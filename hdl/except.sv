==> flow/design.v <==
package definitions;
typedef enum logic [2:0]{ADD = 3'b000, SUB = 3'b001, MULT = 3'b010, DIV = 3'b011, SQRT = 3'b100} fpu_op_t;    
typedef enum logic [1:0]{round_nearest_even = 2'b00, round_to_zero = 2'b01, round_up = 2'b10, round_down= 2'b11} rmode_t;  
typedef struct packed{	     
	logic sign;
	logic[7:0] exponent;
	logic[22:0] mantissa;
}float_t;
typedef struct packed{
	fpu_op_t fpu_op;          
	rmode_t rmode;            
	float_t opa;	          
	float_t opb;		      
}fpu_instruction_t;
typedef struct packed{
	logic 	infinity;   
	logic 	snan;  
	logic 	qnan;    
	logic 	inexact;  
	logic 	overflow;   
	logic 	underflow;  
	logic 	zero;    
	logic 	divbyzero;  
}flags_t;
endpackage 
module except(	clk, reset,opa, opb, inf, ind, qnan, snan, opa_nan, opb_nan,
		opa_00, opb_00, opa_inf, opb_inf, opa_dn, opb_dn);
input		clk, reset;
input	[31:0]	opa, opb;
output		inf, ind, qnan, snan, opa_nan, opb_nan;
output		opa_00, opb_00;
output		opa_inf, opb_inf;
output		opa_dn;
output		opb_dn;
logic	[7:0]	expa, expb;		 
logic	[22:0]	fracta, fractb;		 
logic		expa_ff, infa_f_r, qnan_r_a, snan_r_a;
logic		expb_ff, infb_f_r, qnan_r_b, snan_r_b;
logic		inf, ind, qnan, snan;	 
logic		opa_nan, opb_nan;
logic		expa_00, expb_00, fracta_00, fractb_00;
logic		opa_00, opb_00;
logic		opa_inf, opb_inf;
logic		opa_dn, opb_dn;
assign   expa = opa[30:23];
assign   expb = opb[30:23];
assign fracta = opa[22:0];
assign fractb = opb[22:0];
always_ff @(posedge clk or posedge reset)
	if ( reset == 1'b1) expa_ff <= 0;
	else expa_ff <=   &expa;
always_ff @(posedge clk or posedge reset)
	if ( reset == 1'b1) expb_ff <= 0;
	else expb_ff <=   &expb;
always_ff @(posedge clk or posedge reset) 
	if ( reset == 1'b1) infa_f_r <= 0;
	else infa_f_r <=   !(|fracta);
always_ff @(posedge clk or posedge reset)
	if ( reset == 1'b1) infb_f_r <= 0;
	else infb_f_r <=   !(|fractb);
always_ff @(posedge clk or posedge reset)
	if ( reset == 1'b1) qnan_r_a <= 0;
	else qnan_r_a <=    fracta[22];
always_ff @(posedge clk or posedge reset)
	if ( reset == 1'b1) snan_r_a <= 0;
	else snan_r_a <=   !fracta[22] & |fracta[21:0];
always_ff @(posedge clk or posedge reset)
	if ( reset == 1'b1) qnan_r_b <= 0;
	else qnan_r_b <=    fractb[22];
always_ff @(posedge clk or posedge reset)
	if ( reset == 1'b1) snan_r_b <= 0;
	else snan_r_b <=   !fractb[22] & |fractb[21:0];
always_ff @(posedge clk or posedge reset)
	if ( reset == 1'b1) ind <= 0;
	else ind  <=   (expa_ff & infa_f_r) & (expb_ff & infb_f_r);
always_ff @(posedge clk or posedge reset)
	if ( reset == 1'b1) inf <= 0;
	else inf  <=   (expa_ff & infa_f_r) | (expb_ff & infb_f_r);
always_ff @(posedge clk or posedge reset)
	if ( reset == 1'b1) qnan <= 0;
	else qnan <=   (expa_ff & qnan_r_a) | (expb_ff & qnan_r_b);
always_ff @(posedge clk or posedge reset)
	if ( reset == 1'b1) snan <= 0;
	else snan <=   (expa_ff & snan_r_a) | (expb_ff & snan_r_b);
always_ff @(posedge clk or posedge reset)
	if ( reset == 1'b1) opa_nan <= 0;
	else opa_nan <=   &expa & (|fracta[22:0]);
always_ff @(posedge clk or posedge reset)
	if ( reset == 1'b1) opb_nan <= 0;
	else opb_nan <=   &expb & (|fractb[22:0]);
always_ff @(posedge clk or posedge reset)
	if ( reset == 1'b1) opa_inf <= 0;
	else opa_inf <=   (expa_ff & infa_f_r);
always_ff @(posedge clk or posedge reset)
	if ( reset == 1'b1) opb_inf <= 0;
	else opb_inf <=   (expb_ff & infb_f_r);
always_ff @(posedge clk or posedge reset)
	if ( reset == 1'b1) expa_00 <= 0;
	else expa_00 <=   !(|expa);
always_ff @(posedge clk or posedge reset)
	if ( reset == 1'b1) expb_00 <= 0;
	else expb_00 <=   !(|expb);
always_ff @(posedge clk or posedge reset)
	if ( reset == 1'b1) fracta_00 <= 0;
	else fracta_00 <=   !(|fracta);
always_ff @(posedge clk or posedge reset)
	if ( reset == 1'b1) fractb_00 <= 0;
	else fractb_00 <=   !(|fractb);
always_ff @(posedge clk or posedge reset)
	if ( reset == 1'b1) opa_00 <= 0;
	else opa_00 <=   expa_00 & fracta_00;
always_ff @(posedge clk or posedge reset)
	if ( reset == 1'b1) opb_00 <= 0;
	else opb_00 <=   expb_00 & fractb_00;
always_ff @(posedge clk or posedge reset)
	if ( reset == 1'b1) opa_dn <= 0;
	else opa_dn <=   expa_00;
always_ff @(posedge clk or posedge reset)
	if ( reset == 1'b1) opb_dn <= 0;
	else opb_dn <=   expb_00;
endmodule
* Step by step through the tools: except
Tool output for the design above, in the order of the flow. Lines are those of the file above, counted from 1. Operators: Yosys type, input widths -> output width; for muxes data width and select width s. Library cell names are shortened. The mark - stands for no value.
Design: design top except, clock clk, standard-cell library sky130hd, corner tt_025C_1v80

* Elaborated design
Source: Yosys, flattened and elaborated, memories not mapped. Widths are those after wreduce; folded enables and synchronous resets count as part of the registers. Registers that Yosys merges into a memory's read port (data or address) are not register bits. Print and check cells do not count. Equal cells are merged and count once.
Bit counts: output and inout port bits 12, flip-flop bits (word level) 22, bits in latches 0, bits in read-only memories 0, input bits 66, memory cells 0, bits in writable memories 0, clocked read ports x word width 0
Cells by class: bitwise operators 16, div/mod/pow operators 0, magnitude comparators 0, equal/unequal tests 0, shift-type cells 0, $add $sub $neg 0, multiplexer cells 0, reduce/logical cells 14, $mul 0
Operators with widths (count):
- $reduce_or 23->1 | 2
- $reduce_or 22->1 | 2
- $reduce_and 8->1 | 2
- $reduce_or 8->1 | 2
- $and 1x1->1 | 13
- $logic_not 1->1 | 6
- $or 1x1->1 | 3

* Depth
Yosys ltp: most cells in a row. Word level: on the elaborated netlist, between registers, memories and ports. Mapped: between sequential cells and ports; inverters and the memories' decode and read muxes count.
Logic depth: word-level depth 2, ABC_AREA 0, depth in mapped cells 3, mapped depth without buffers 3

* Netlist
The flow's flattened synthesis, as Yosys stat reports it; memories are mapped. The netlist is that of the ABC_AREA named above (0 if unset); the other value can give another one.
Cells by type (count):
- dfrtp_1 | 22
- or4_1 | 6
- nor4_1 | 7
- nand4_1 | 5
- nor2_1 | 8
- or4_4 | 2
- and2_1 | 3
- a22o_1 | 2
- inv_1 | 4
- nand2_1 | 3
- o41a_1 | 1
- and4_1 | 1
- a21boi_0 | 1
- o21a_1 | 1
- a21oi_1 | 1
- nor3_1 | 1
Synthesis totals: area of sequential cells 550.5 um^2, synthesis area 830.8 um^2, mapped flip-flops 22, cells in the netlist 68, buffer cells 0

* Path before layout
Source: OpenSTA report_checks on the synthesized netlist (no wires, ideal clock, input and output delay 20% of the period each), path of least setup slack; recovery checks are left aside. Register names are those of the netlist, which keeps one name where synthesis merged equal registers.
Timing post-synthesis: path kind input to register, start in opa[2], end reg opa_nan, period 1.52 ns, path slack -0.004 ns, arrival 1.406 ns, delay of the path 1.221 ns, driving pins on the path 3, data required time 1.401 ns, path buffers 0, library setup time 0.119 ns, synthesis period reached 1.524 ns
"delay of the path" is the arrival time less input delay plus setup time. "driving pins on the path" counts driving pins, that of a launching flip-flop among them; a cell with two outputs on the path counts twice. "synthesis period reached" = period - worst setup slack (recovery checks aside). The figure is calculated, with input and output delays left at 20% of the set period. Between the ends stands the longest chain of elaborated cells between them, by number of cells; it is not shown to be the way that was timed. Of several equally long chains one is given. A line is the first line of the expression or statement that the cell stems from. Yosys adds cells for indexed reads and writes and turns some case tables into memories.
Between the ends, post-synthesis: path through or4_4 or4_4 o21a_1, cells in the longest elaborated chain 2, elaborated cells on any way between the ends 2, those cells by class 1 x logic; 1 x reduce/logical
RTL lines, path post-synthesis:
- start, declared | line 29 | input [31:0] opa, opb;
- $reduce_or 23->1 | line 87 | else opa_nan <= &expa & (|fracta[22:0]);
- $and 1x1->1 | line 87
- end, assigned | line 86 | if ( reset == 1'b1) opa_nan <= 0;
- end, assigned | line 87
- end, declared | line 30 | output inf, ind, qnan, snan, opa_nan, opb_nan;

* Path in the finished layout
Path of least setup slack in the final report of entry A (OpenROAD, finished layout, wires in). Where an end is a register, its clock arrival counts in the times.
Timing post-layout: path kind input to register, start in opa[4], end reg opa_nan, arrival 1.62 ns, driving pins on the path 4, path buffers 1, data required time 1.66 ns, library setup time 0.10 ns, period 1.46 ns, path slack 0.04 ns
Between the ends stands the longest chain of elaborated cells between them, by number of cells; it is not shown to be the way that was timed. Of several equally long chains one is given.
Between the ends, post-layout: path through clkdlybuf4s15_1 or4_4 or4_4 o21a_1, cells in the longest elaborated chain 2, elaborated cells on any way between the ends 2, those cells by class 1 x logic; 1 x reduce/logical
RTL lines, path post-layout:
- start, declared | line 29 | input [31:0] opa, opb;
- $reduce_or 23->1 | line 87 | else opa_nan <= &expa & (|fracta[22:0]);
- $and 1x1->1 | line 87
- end, assigned | line 86 | if ( reset == 1'b1) opa_nan <= 0;
- end, assigned | line 87
- end, declared | line 30 | output inf, ind, qnan, snan, opa_nan, opb_nan;

Stored flow runs of except (2 of them; Yosys, OpenROAD, sky130hd). They differ in their settings and are not a sequence. Constraints: input delay and output delay 20% of the set period each, output load 0.01 pF.
"achieved clock period": clock period set for the run, less the worst setup slack. It is reckoned from that one timing run; input and output delays stay at 20% of the period that was set.
By "time of the worst setup path" is meant the share of the clock period that the worst setup path is allowed (20% is reserved at inputs, 20% at outputs), minus its slack. Clock arrival times at its registers enter into it.
By "power consumption" is meant OpenSTA's value without simulated activity: inputs other than the clock are taken to toggle once in ten clock periods, and the tool carries that through the logic.

[entry A] flow files
==> flow/run.sh <==
#!/bin/bash
# the make line also repeats the synthesis and layout settings of config.mk as NAME=value (left out here)
make -C /OpenROAD-flow-scripts/flow DESIGN_CONFIG=/design/flow/config.mk WORK_HOME=/design/flow/orfs CLKGATE_MAP_FILE= finish
==> flow/config.mk <==
export PLATFORM = sky130hd
export DESIGN_NAME = except
export DESIGN_NICKNAME = except
export VERILOG_FILES = /design/flow/design.v
export SDC_FILE = /design/flow/constraint.sdc
export NUM_CORES = 4
export LEC_CHECK = 0
export CAP_MARGIN = 20
export CORE_MARGIN = 2
export CORE_UTILIZATION = 40
export SLEW_MARGIN = 20
==> flow/constraint.sdc <==
create_clock -name core_clock -period 1.46 [get_ports {clk}]
set_input_delay 0.2920 -clock core_clock [delete_from_list [all_inputs] [get_ports {clk}]]
set_output_delay 0.2920 -clock core_clock [all_outputs]
set_load 0.01 [all_outputs]

[entry A] result: die footprint 2,457.7 um^2; post-route setup TNS 0.000 ns; time of the worst setup path 1.13 ns; worst path kind input to register; achieved clock period 1.422 ns; utilization of the finished layout 84.1%; area of the synthesized netlist 830.8 um^2; setup slack of the worst path 0.038 ns; power consumption 1,079 uW; standard-cell area after layout 1,650.3 um^2

[entry B] flow files
==> flow/run.sh <==
#!/bin/bash
# the make line also repeats the synthesis and layout settings of config.mk as NAME=value (left out here)
make -C /OpenROAD-flow-scripts/flow DESIGN_CONFIG=/design/flow/config.mk WORK_HOME=/design/flow/orfs CLKGATE_MAP_FILE= finish
==> flow/config.mk <==
export PLATFORM = sky130hd
export DESIGN_NAME = except
export DESIGN_NICKNAME = except
export VERILOG_FILES = /design/flow/design.v
export SDC_FILE = /design/flow/constraint.sdc
export NUM_CORES = 4
export LEC_CHECK = 0
export CAP_MARGIN = 20
export CELL_PAD_IN_SITES_DETAIL_PLACEMENT = 2
export CORE_MARGIN = 2
export CORE_UTILIZATION = 39
export CTS_CLUSTER_DIAMETER = 63
export GPL_ROUTABILITY_DRIVEN = 1
export SLEW_MARGIN = 15
==> flow/constraint.sdc <==
create_clock -name core_clock -period 1.45 [get_ports {clk}]
set_input_delay 0.2900 -clock core_clock [delete_from_list [all_inputs] [get_ports {clk}]]
set_output_delay 0.2900 -clock core_clock [all_outputs]
set_load 0.01 [all_outputs]

[entry B] result: no results, placement failed with a tool error
